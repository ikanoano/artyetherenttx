==> flow/design.v <==
`default_nettype none
`timescale 1 ps / 1 ps
module USER_DATA_INSERTER (
  input   wire          clk,
  input   wire[3:0]     nibble,
  input   wire          nibble_user_data,
  input   wire          nibble_valid,
  output  reg [3:0]     with_usr,
  output  reg           with_usr_valid
);
reg [3-1:0]   state = 0;
always @(posedge clk) begin
  state <=
    !nibble_user_data ? 0 :
    state < 4         ? state + 1:
                        state;
end
reg [16-1:0]  cnt = 0;
always @(posedge clk) begin
  with_usr_valid  <= nibble_valid;
  casex ({nibble_user_data, state})
    4'b0xxx:  with_usr <= nibble;
    4'b1000:  with_usr <= cnt[4*3+:4];
    4'b1001:  with_usr <= cnt[4*2+:4];
    4'b1010:  with_usr <= cnt[4*1+:4];
    4'b1011:  with_usr <= cnt[4*0+:4];
    default:  with_usr <= nibble;
  endcase
  if({with_usr_valid, nibble_valid}==2'b10) cnt <= cnt+1;
end
endmodule
`default_nettype wire
; Tool chain data of USER_DATA_INSERTER
; What the tools print for USER_DATA_INSERTER, step after step.
; Lines are those of the file above, counted from 1.
; Operators: Yosys type, input widths -> output width; for muxes data width and select width s.
; Library cell names are shortened.
; Not given: --
[setup]
design = USER_DATA_INSERTER
clock = clk
lib = sky130hd
lib_corner = tt_025C_1v80

; After elaboration
; Counts by Yosys on the flattened word-level netlist (proc, flatten, opt, wreduce; memories kept). Register bits leave out memories and registers merged into their read ports (data or address); mux counts leave out enables and synchronous resets folded into registers. Print and check cells are left out. Cells with the same type and inputs are merged into one.
[bits]
register_bits = 24
output_inout_bits = 5
word_cells = 13
[classes]
add_sub_neg = 2
compare = 1
equal = 5
mux = 1
[ops]
columns = cell, count
row1 = $add 16x1->16 const B, 1
row2 = $eq 4x4->1 const B, 4
row3 = $pmux 4 s4, 1
row4 = $add 3x1->3 const B, 1
row5 = $lt 3x3->1 const B, 1
row6 = $eq 2x2->1 const B, 1

; Longest topological paths
; Yosys ltp: most cells in a row. Word level: on the elaborated netlist, between registers, memories and ports. Mapped: between sequential cells and ports; inverters and the memories' decode and read muxes count.
[logic_depth]
depth_word = 2
abc_area = 0
depth_mapped = 5
depth_no_buf = 5

; Netlist
; Yosys stat after the flow's synthesis: flattened, memories mapped to cells. It holds for the ABC_AREA given above (unset counts as 0); a run with the other value may have another netlist.
[synth_totals]
mapped_cells = 96
yosys_area_um2 = 1208.7
seqArea_um2 = 640.6
flip_flops = 24
buffers = 1
[types]
columns = cell_type, count, area_total_um2
row1 = edfxtp_1, 16, 480.461
row2 = dfxtp_1, 8, 160.154
row3 = xor2_1, 10, 87.584
row4 = ha_1, 5, 62.56
row5 = a22oi_1, 8, 60.058
row6 = mux2_2, 4, 45.043
row7 = xnor2_1, 5, 43.792
row8 = nor4_2, 3, 37.536
row9 = nand2_1, 8, 30.029
row10 = nand4_4, 1, 21.27
row11 = nor4_4, 1, 21.27
row12 = nand3_1, 4, 20.019
row13 = nor3_1, 4, 20.019
row14 = inv_1, 5, 18.768
row15 = nand4_2, 1, 12.512
row16 = nor2b_1, 2, 12.512
row17 = nor3b_2, 1, 12.512
row18 = nor2_1, 3, 11.261
; Not listed: further types 7, cells in them 7.

; Timing after synthesis
; Path of least setup slack by OpenSTA after synthesis, without wires, with an ideal clock, recovery checks aside; 20% of the period is set as input and as output delay. Where synthesis merged equal registers, the netlist keeps one of their names.
[synth_path]
path_kind = register -> register
from = reg with_usr_valid
to = reg cnt[0]
period_ps = 1860
setup_time_ps = 390
t_first_pin_ps = 0
arrival_ps = 1144
t_required_ps = 1470
slack_ps = 325
path_delay_ps = 1534
stages = 2
path_buffers = 0
period_less_setup_slack_ps = 1535
; "path_delay_ps" = arrival - input delay + setup time.
; "stages": output pins that drive a net of the path, with the launching flip-flop's if there is one; two outputs of one cell count as two.
; "period_less_setup_slack_ps" = period - worst setup slack (recovery checks aside). The figure is calculated, with input and output delays left at 20% of the set period.
; Between the ends stands the longest chain of elaborated cells between them, by number of cells; it is not shown to be the way that was timed. Of several equally long chains one is given.
; A line is the first line of the expression or statement that the cell stems from. Yosys adds cells for indexed reads and writes and turns some case tables into memories.
[synth_between]
path_cell_list = dfxtp_1 -> nor2b_1
elab_chain_cells = 1
cells_between = 1
cone_lines = 1
cone_classes = 1 x eq/ne
[synth_lines]
columns = item, line_no
row1 = "start, declared", 9  ; output  reg           with_usr_valid
row2 = "start, assigned", 20  ; with_usr_valid  <= nibble_valid;
row3 = $eq 2x2->1, 29  ; if({with_usr_valid, nibble_valid}==2'b10) cnt <= cnt+1;
row4 = "end, assigned", 29
row5 = "end, declared", 18  ; reg [16-1:0]  cnt = 0;

; Worst path after layout
; From the final timing report of entry B: the path of least setup slack in the routed layout; clock arrival at registers is part of the times.
; The path's times are printed in steps of 10 ps; the period is the one set.
[layout_path]
path_kind = register -> register
from = reg state[1]
to = reg with_usr[3]
period_ps = 1340
setup_time_ps = 100
t_first_pin_ps = 260
arrival_ps = 1620
t_required_ps = 1500
slack_ps = -120
stages = 6
path_buffers = 1
; Between the ends stands the longest chain of elaborated cells between them, by number of cells; it is not shown to be the way that was timed. Of several equally long chains one is given.
; A register here has more assigning lines than the two given.
[layout_between]
path_cell_list = dfxtp_4 -> buf_6 -> ha_4 -> nor4_4 -> nor3b_4 -> mux2_4
elab_chain_cells = 2
cells_between = 5
cone_lines = 1
cone_classes = 4 x eq/ne; 1 x mux
[layout_lines]
columns = item, line_no
row1 = "start, declared", 11  ; reg [3-1:0]   state = 0;
row2 = "start, assigned", 13  ; state <=
row3 = $eq 4x4->1, 21  ; casex ({nibble_user_data, state})
row4 = $pmux 4 s4, 21
row5 = "end, assigned", 22  ; 4'b0xxx:  with_usr <= nibble;
row6 = "end, assigned", 23  ; 4'b1000:  with_usr <= cnt[4*3+:4];
row7 = "end, declared", 8  ; output  reg [3:0]     with_usr,

; Measured data: module USER_DATA_INSERTER, platform sky130hd, 2 stored runs of the flow under differing settings, order arbitrary. Input and output delays are each 20% of the period that was set; the output load is 0.01 pF.
; "clock_period_reached_ps" means the clock period less the worst setup slack. The figure is calculated, with input and output delays left at 20% of the set period.
; "worst_setup_path_time_ps": the worst setup path's part of the clock period (all of it between registers, 20% less for each end at a port) less its slack. A launch clock that arrives late makes it longer, a capture clock that arrives late makes it shorter.
; "power_mw" rests on the timing tool's default activity at the inputs, not on a simulated workload.
; "worst_setup_path_time_ps" is given in steps of 10 ps.

[entry A: settings]
period_ns = 1.11
CORE_UTILIZATION = 67
SETUP_SLACK_MARGIN = 0.16
PLACE_DENSITY_LB_ADDON = 0.12
CORE_ASPECT_RATIO = 0.91
CELL_PAD_IN_SITES_DETAIL_PLACEMENT = 2
GPL_TIMING_DRIVEN = 1
CTS_CLUSTER_SIZE = 88
CTS_CLUSTER_DIAMETER = 40
SLEW_MARGIN = 40
CAP_MARGIN = 20
CORE_MARGIN = 2
[entry A: results]
outcome = did not finish, placement stopped with DPL-0038

[entry B: settings]
period_ns = 1.34
CORE_UTILIZATION = 21
CELL_PAD_IN_SITES_GLOBAL_PLACEMENT = 0
TNS_END_PERCENT = 55
CAP_MARGIN = 25
SLEW_MARGIN = 0
CORE_MARGIN = 2
[entry B: results]
die_footprint_um2 = 6378.4
finalUtil_pct = 34.5
hold_ws_ps = 496
worst_setup_slack_ps = -120
power_mw = 2.094
yosys_chip_area_um2 = 1208.7
clock_period_reached_ps = 1460
worst_setup_path_time_ps = 1460
critical_path_type = register -> register
